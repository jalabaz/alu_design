==> flow/design.v <==
module ALU_DESIGN (input[15:0] iA,
						input[15:0] iB,
						input[2:0] iAluOpcode,
						input[2:0] iRegACommand,
						input[2:0] iRegBCommand,
						input iClock,
						output[15:0] oAccumulator,
						output nCarryflagout, nZeroflagout
						);
wire[15:0] nRegA;
wire[15:0] nRegB;
mALU ALU_BLOCK(nRegA[15:0],nRegB[15:0],iAluOpcode[2:0], iClock, oAccumulator[15:0], nCarryflagout, nZeroflagout);
mShiftReg REGA_BLOCK(iA[15:0],iClock,iRegACommand[2:0],nRegA[15:0]);
mShiftReg REGB_BLOCK(iB[15:0],iClock,iRegBCommand[2:0],nRegB[15:0]);
endmodule
module m16Bitadder( input[15:0] iA,			 
						 input[15:0] iB,			 
						 input iC,					 
						 output[15:0] oSum,		 
						 output oCarryout
						 );
wire[16:0] n;
genvar i;
generate
for (i = 0; i < 16; i = i+1)	 
	begin : forlooping
	if (i == 0)
		begin
		assign n[i] = iC;
		end
	mFulladder Fulladder (.iA (iA[i]), .iB (iB[i]), .iC (n[i]), .oSum (oSum[i]), .oCarryout (n[i+1]));
	end
endgenerate
assign oCarryout = n[16];
endmodule
module m16Bitsubtracter( input[15:0] iA,			 
								 input[15:0] iB,			 
								 input iC,				 
								 output[15:0] oDiff		         
								 );
wire[16:0] n;
genvar i;
generate
for (i = 0; i < 16; i = i+1)	 
	begin : forlooping
	if (i == 0)
		begin
		assign n[i] = iC;		 
		end
	mFullsubtracter Fullsubtracter (.iA (iA[i]), .iB (iB[i]), .iC (n[i]), .oDiff (oDiff[i]), .oBorrow (n[i+1]));
	end
endgenerate
endmodule
module mALU (input[15:0] iA,
					input[15:0] iB,
					input[2:0] iOpcode,
					input iClock,
					output[15:0] oAccumulator,
					output nCarryflagout, nZeroflagout
					);
wire[1:0] iOpArith = iOpcode[1:0];	 
wire nZeroflagin, nZeroLogic, nZeroArith;		 
wire nCarryflagin;	 
wire[15:0] nOutLogic;	 
wire[15:0] nOutArith;	 
wire checkifArith = (iOpcode >= 3'b101) ? 1'b1: 1'b0;	 
wire nReset = ~checkifArith;		 
mLogicUnit logic_unit (iA,iB,iOpcode,nOutLogic,nZeroLogic);
mArithmeticUnit arith_unit (iA,iB,iOpArith,nOutArith,iClock,nReset,nCarryflagout, nZeroArith);
assign oAccumulator[15:0] = (checkifArith == 1'b1) ? nOutArith[15:0]: nOutLogic[15:0];
assign nZeroflagin = (checkifArith == 1'b1) ? nZeroArith: nZeroLogic;
mDFF_Risingedge_Resetasynclow Zeroflag(nZeroflagin,iClock,1'b1,nZeroflagout);	 
endmodule
module mANDgate(input [15:0] iA,input [15:0] iB, output[15:0] oX);
assign oX[15:0] = iA[15:0] & iB[15:0];
endmodule
module mArithmeticUnit (input[15:0] iPortA,
								input[15:0] iPortB,
								input[1:0] iOpcode,
								output[15:0] oAccumulator,
								input iClock,
								input iReset,
								output nCarryflagout, nZeroflagout
								);
wire nCarryflagin;	 
wire nAdderCin, enCin;	 
wire[15:0] nAddAns;	 
wire[15:0] nSubAns;	 
wire nResetin;
wire[15:0] nDiffMagCom;	 
assign checkifsub = (iOpcode == 2'b11) ? 1'b1 : 1'b0;
assign enCin = (iOpcode == 2'b10) ? 1'b1: 1'b0;
assign nAdderCin = enCin & nCarryflagout;
m16Bitadder bit16Adder(iPortA[15:0],iPortB[15:0],nAdderCin,nAddAns[15:0],nCarryflagin);
m16Bitsubtracter bit16subtracter(iPortA[15:0],iPortB[15:0],1'b0,nDiffMagCom[15:0]);
assign nSubAns[15:0] = (iPortB[15:0] > iPortA[15:0]) ? 16'h0000 : nDiffMagCom[15:0];	 
nor NOR_resetpin (nResetin,checkifsub,iReset);
mDFF_Risingedge_Resetasynclow Carryflag(nCarryflagin,iClock,nResetin,nCarryflagout);	 
assign nZeroflagout = (oAccumulator == 16'h0000) ? 1'b1 : 1'b0;	 
assign oAccumulator = (checkifsub == 1'b1) ? nSubAns[15:0]: nAddAns[15:0];
endmodule
module mDFF_Risingedge_Resetasynclow (	input iD,
													input iClock,
													input iReset,
													output reg oQ
													);
always @ (posedge iClock or negedge iReset)
begin
	if(iReset == 1'b0)
		oQ <= 1'b0;
	else
		oQ<=iD;
end
endmodule
module mFulladder ( input iA,			  
						  input iB, 		  
						  input iC,			  
						  output oSum,		  
						  output oCarryout  
						  );
wire n1, n2, n3;
mHalfadder Halfadder_0 (.iA (iB), .iB(iC), .oSum (n1), .oCarryout (n2));
mHalfadder Halfadder_1 (.iA (iA), .iB (n1), .oSum (oSum), .oCarryout (n3));
or OR_0(oCarryout, n2, n3);
endmodule
module mFullsubtracter ( input iA,			  
								input iB, 		  
								input iC,			  
								output oDiff,		  
								output oBorrow  
								);
wire n1, n2, n3;
mHalfadder Halfadder (.iA (iB), .iB(iC), .oSum (n1), .oCarryout (n2));
mHalfsubtracter Halfsubtracter (.iA (iA), .iB (n1), .oDiff (oDiff), .oBorrow (n3));
or OR_0(oBorrow, n2, n3);
endmodule
module mHalfadder( input iA,			 
						 input iB,			 
						 output oSum,		 
						 output oCarryout	 
						 );
assign oCarryout = iA&iB;
assign oSum = iA^iB;
endmodule
module mHalfsubtracter( input iA,			 
								input iB,			 
								output oDiff,		 
								output oBorrow	 
								);
assign oBorrow = ~iA & iB;
assign oDiff = iA^iB;
endmodule
module mLogicUnit (iA,iB,iOpcode,oX,nZeroflagout);
input[15:0] iA;
input[15:0] iB;
input[2:0] iOpcode;
output[15:0] oX;
output nZeroflagout;
wire[15:0] nOutA;
wire[15:0] nOutB;
wire[15:0] nOutOr;
wire[15:0] nOutAnd;
wire[15:0] nOutXor;
mNOTa NOTa (iA[15:0],iB[15:0], nOutA[15:0]);
mNOTb NOTb (iA[15:0],iB[15:0], nOutB[15:0]);
mANDgate ANDgate (iA[15:0],iB[15:0], nOutAnd[15:0]);
mORgate ORgate (iA[15:0],iB[15:0], nOutOr[15:0]);
mXORgate XORgate (iA[15:0],iB[15:0], nOutXor[15:0]);
assign oX = (iOpcode == 3'b000) ? 
					nOutA[15:0] : 
					((iOpcode == 3'b001) ? 
						nOutB[15:0] : 
						((iOpcode == 3'b010) ?
							nOutOr[15:0] : 
							((iOpcode == 3'b011) ? 
								nOutAnd[15:0] : 
								((iOpcode == 3'b100) ? 
									nOutXor[15:0] : 16'h0000))));	 
assign nZeroflagout = (oX == 16'h0000) ? 1'b1 : 1'b0;
endmodule
module mNOTa(input [15:0] iA,input [15:0] iB, output[15:0] oX);
assign oX[15:0] = ~iA[15:0];
endmodule
module mNOTb(input [15:0] iA,input [15:0] iB, output[15:0] oX);
assign oX[15:0] = ~iB[15:0];
endmodule
module mORgate(input [15:0] iA,input [15:0] iB, output[15:0] oX);
assign oX[15:0] = iA[15:0] | iB[15:0];
endmodule
module mShiftReg(input[15:0] iD,
							input iClock,
							input [2:0] RegCommand,
							output reg[15:0] oQ
							);
always @ (posedge iClock)
	begin
	oQ <= iD;
	if ((RegCommand[2:0]==3'b000))
		oQ <= iD >> 1;
	else if ((RegCommand[2:0]==3'b001))
		oQ <= iD << 1;
	else if ((RegCommand[2:0]==3'b011))
	begin
		oQ <= iD << 1;
		oQ[0] <= iD[15];
	end
	else if ((RegCommand[2:0]==3'b010))
	begin
		oQ <= iD >> 1;
		oQ[15] <= iD[0];
	end
	end
endmodule
module mXORgate(input [15:0] iA,input [15:0] iB, output[15:0] oX);
assign oX[15:0] = iA[15:0] ^ iB[15:0];
endmodule
==> Tool chain data of ALU_DESIGN <==
Tool output for the design above, in the order of the flow.
Lines are those of the file above, counted from 1.
Cell names lack the library's common part.
{ "inputs": {"top_module": "ALU_DESIGN", "clk_port": "iClock", "library": "sky130hd", "corner": "tt_025C_1v80"} }

==> After elaboration <==
Source: Yosys, flattened and elaborated, memories not mapped. Widths are those after wreduce; folded enables and synchronous resets count as part of the registers. Registers that Yosys merges into a memory's read port (data or address) are not register bits. Print and check cells do not count. Equal cells are merged and count once.
{ "op_classes": {"mux": 36, "equal": 12, "n_reduce_logical": 5, "multipliers": 0, "div": 0, "logic": 177, "cmp": 2, "shifts": 0, "n_addsub": 0} }
{ "ops": {"columns": ["operator", "count"], "rows": [
  ["16-bit 2-to-1 mux", 8],
  ["14-bit 2-to-1 mux", 8],
  ["1-bit XOR", 63],
  ["1-bit AND", 62],
  ["16-bit inverter", 2],
  ["16-bit logical NOT", 2],
  ["1-bit bitwise OR", 31],
  ["1-bit 2-to-1 mux", 20],
  ["3-bit by 2-bit equality test with 1-bit output (second input constant)", 6],
  ["1-bit inverter", 16],
  ["16-bit > comparator", 1],
  ["16-bit AND", 1],
  ["16-bit bitwise OR", 1],
  ["16-bit XOR", 1],
  ["3-bit by 1-bit equality test with 1-bit output (second input constant)", 3],
  ["3-bit logical NOT", 3],
  ["2-bit equality test (second input constant)", 2],
  ["3-bit greater-or-equal comparator (second input constant)", 1],
  ["3-bit equality test (second input constant)", 1]
]} }
{ "bits": {"reg_bits": 34, "rom_bits": 0, "ramBits": 0, "mem_count": 0, "latchBits": 0, "wordCells": 238, "output_inout_bits": 18, "clocked_rd_ports_x_width": 0} }

==> Longest topological paths <==
Yosys ltp: most cells in a row. Word level: on the elaborated netlist, between registers, memories and ports. Mapped: between sequential cells and ports; inverters and the memories' decode and read muxes count.
{ "logic_depth": {"depth_word": 54, "abc_area": 0, "mapped_depth": 27, "depth_no_buf": 25} }

==> After synthesis <==
The flow's flattened synthesis, as Yosys stat reports it; memories are mapped. The netlist is that of the ABC_AREA named above (0 if unset); the other value can give another one.
{ "by_type": {"columns": ["cell", "count"], "rows": [
  ["dfxtp_1", 33],
  ["ha_1", 49],
  ["fa_1", 30],
  ["mux2i_1", 34],
  ["o21ai_0", 47],
  ["nand2_1", 48],
  ["inv_1", 44],
  ["a21oi_1", 24],
  ["a221o_1", 12],
  ["nor2_1", 26],
  ["clkbuf_1", 20],
  ["nor2b_1", 11],
  ["a211oi_1", 9],
  ["a2bb2oi_1", 7],
  ["o32ai_1", 6],
  ["buf_2", 8],
  ["nand2b_1", 6],
  ["nor4_1", 6]
]} }
Not listed: further types 37, cells in them 62.
{ "synth_totals": {"area_um2": 4086.4, "cells": 482, "seq_area_um2": 685.7, "flip_flops": 34, "buffers": 29} }
By module: a second synthesis without flattening, with its own total; a netlist apart from the flattened one above.
{ "unflattened": {"hier_cells": 618, "area_unflattened_um2": 4962.3} }
Each row is one instance without its submodules.
{ "modules": {"columns": ["mod", "area_um2", "n_cells", "n_inst", "seq_area_um2"], "rows": [
  ["mShiftReg", 701.9, 71, 2, 320.3],
  ["mLogicUnit", 887.1, 122, 1, 0.0],
  ["mArithmeticUnit", 774.5, 124, 1, 0.0],
  ["mHalfadder", 12.5, 1, 48, 0.0],
  ["mHalfsubtracter", 20.0, 3, 16, 0.0],
  ["mALU", 265.3, 20, 1, 0.0],
  ["mXORgate", 140.1, 16, 1, 0.0],
  ["mANDgate", 100.1, 16, 1, 0.0],
  ["mFulladder", 6.3, 1, 16, 0.0],
  ["mFullsubtracter", 6.3, 1, 16, 0.0],
  ["mORgate", 100.1, 16, 1, 0.0],
  ["mNOTa", 60.1, 16, 1, 0.0],
  ["mNOTb", 60.1, 16, 1, 0.0],
  ["mDFF_Risingedge_Resetasynclow", 25.0, 1, 2, 25.0]
]} }
Further modules, not shown: 3.

==> Worst setup path after synthesis <==
OpenSTA on the mapped netlist: ideal clock, no wires. The path of least setup slack (recovery checks aside). Input and output delay are each 20% of the period. Register names are those of the netlist, which keeps one name where synthesis merged equal registers.
{ "synth_path": {"path_type": "input port to output port", "from": "input iAluOpcode[0]", "to": "output oAccumulator[15]", "path_delay_ns": 7.672, "period_ns": 17.7, "launch_ns": 3.540, "path_buffers": 2, "arrival_time_ns": 11.212, "out_delay_ns": 3.540, "slack_ns": 2.948, "required_time_ns": 14.160, "driving_pins": 24, "synth_period_reached_ns": 14.752} }
"path_delay_ns" = arrival - input delay + setup time.
At an output port there is no setup time.
"driving_pins" counts driving pins, that of a launching flip-flop among them; a cell with two outputs on the path counts twice.
"synth_period_reached_ns" = period - worst setup slack (recovery checks aside). The figure is calculated, with input and output delays left at 20% of the set period.
The rows between start and end are the longest chain of elaborated cells between them; the timing report does not say that the signal goes this way. Where chains are equally long, one stands for them.
A line is the first line of the expression or statement that the cell stems from. Yosys adds cells for indexed reads and writes and turns some case tables into memories.
{ "synth_between": {"cell_sequence": "clkbuf_1 > inv_1 > buf_2 > nand3_1 > fa_1 > fa_1 > inv_1 > fa_1 > fa_1 > fa_1 > fa_1 > fa_1 > fa_1 > fa_1 > fa_1 > fa_1 > fa_1 > fa_1 > fa_1 > fa_1 > inv_1 > fa_1 > inv_1 > a221o_1", "elab_chain_cells": 52, "cells_between": 81, "cone_lines": 14, "classes_between": "compare (1); eq/ne (6); mux (10); logic (63); reduce/logical (1)"} }
{ "synth_lines": {"columns": ["item", "line_no", "text"], "rows": [
  ["start: declaration", 3, "input[2:0] iAluOpcode,"],
  ["2-bit equality test", 92, "assign enCin = (iOpcode == 2'b10) ? 1'b1: 1'b0;"],
  ["1-bit 2-to-1 mux", 92, null],
  ["1-bit AND", 93, "assign nAdderCin = enCin & nCarryflagout;"],
  ["1-bit XOR", 143, "assign oSum = iA^iB;"],
  ["1-bit AND", 142, "assign oCarryout = iA&iB;"],
  ["1-bit bitwise OR", 124, "or OR_0(oCarryout, n2, n3);"],
  ["1-bit XOR", 143, null],
  ["[... 37 more ...]", null, null],
  ["1-bit bitwise OR", 124, null],
  ["1-bit XOR", 143, null],
  ["1-bit AND", 142, null],
  ["1-bit bitwise OR", 124, null],
  ["1-bit XOR x2", 143, null],
  ["16-bit 2-to-1 mux", 100, "assign oAccumulator = (checkifsub == 1'b1) ? nSubAns[15:0]: nAddAns[15:0];"],
  ["16-bit 2-to-1 mux", 70, "assign oAccumulator[15:0] = (checkifArith == 1'b1) ? nOutArith[15:0]: nOutLogic[15:0];"],
  ["end: declaration", 7, "output[15:0] oAccumulator,"]
]} }

Subject: ALU_DESIGN on sky130hd, stored results

Hello all,

ALU_DESIGN: 2 stored runs of the Yosys and OpenROAD flow on sky130hd. The settings differ; the order carries no meaning. The constraints put input and output delay at 20% of the set period each and load the outputs with 0.01 pF.

==> run A: settings <==
{ "period_ns": 10.7, "CORE_UTILIZATION": 68, "PLACE_DENSITY": 0.75, "CORE_ASPECT_RATIO": 0.65, "CELL_PAD_IN_SITES_GLOBAL_PLACEMENT": 1, "CELL_PAD_IN_SITES_DETAIL_PLACEMENT": 2, "TNS_END_PERCENT": 50, "GPL_TIMING_DRIVEN": 0, "GPL_ROUTABILITY_DRIVEN": 0, "CTS_CLUSTER_SIZE": 42, "SLEW_MARGIN": 5, "MAX_ROUTING_LAYER": "met4", "CAP_MARGIN": 20, "CORE_MARGIN": 2 }
==> run A: results <==
unfinished; error GPL-0301 in placement

==> run B: settings <==
{ "period_ns": 25.5, "CORE_UTILIZATION": 64, "PLACE_DENSITY_LB_ADDON": 0.01, "HOLD_SLACK_MARGIN": 0.26, "CORE_ASPECT_RATIO": 1.09, "CELL_PAD_IN_SITES_GLOBAL_PLACEMENT": 2, "CELL_PAD_IN_SITES_DETAIL_PLACEMENT": 1, "TNS_END_PERCENT": 95, "GPL_ROUTABILITY_DRIVEN": 0, "CTS_CLUSTER_DIAMETER": 237, "MIN_ROUTING_LAYER": "met1", "CAP_MARGIN": 20, "CORE_MARGIN": 2, "SLEW_MARGIN": 20 }
==> run B: results <==
unfinished; error FLW-0024 in placement

Thanks
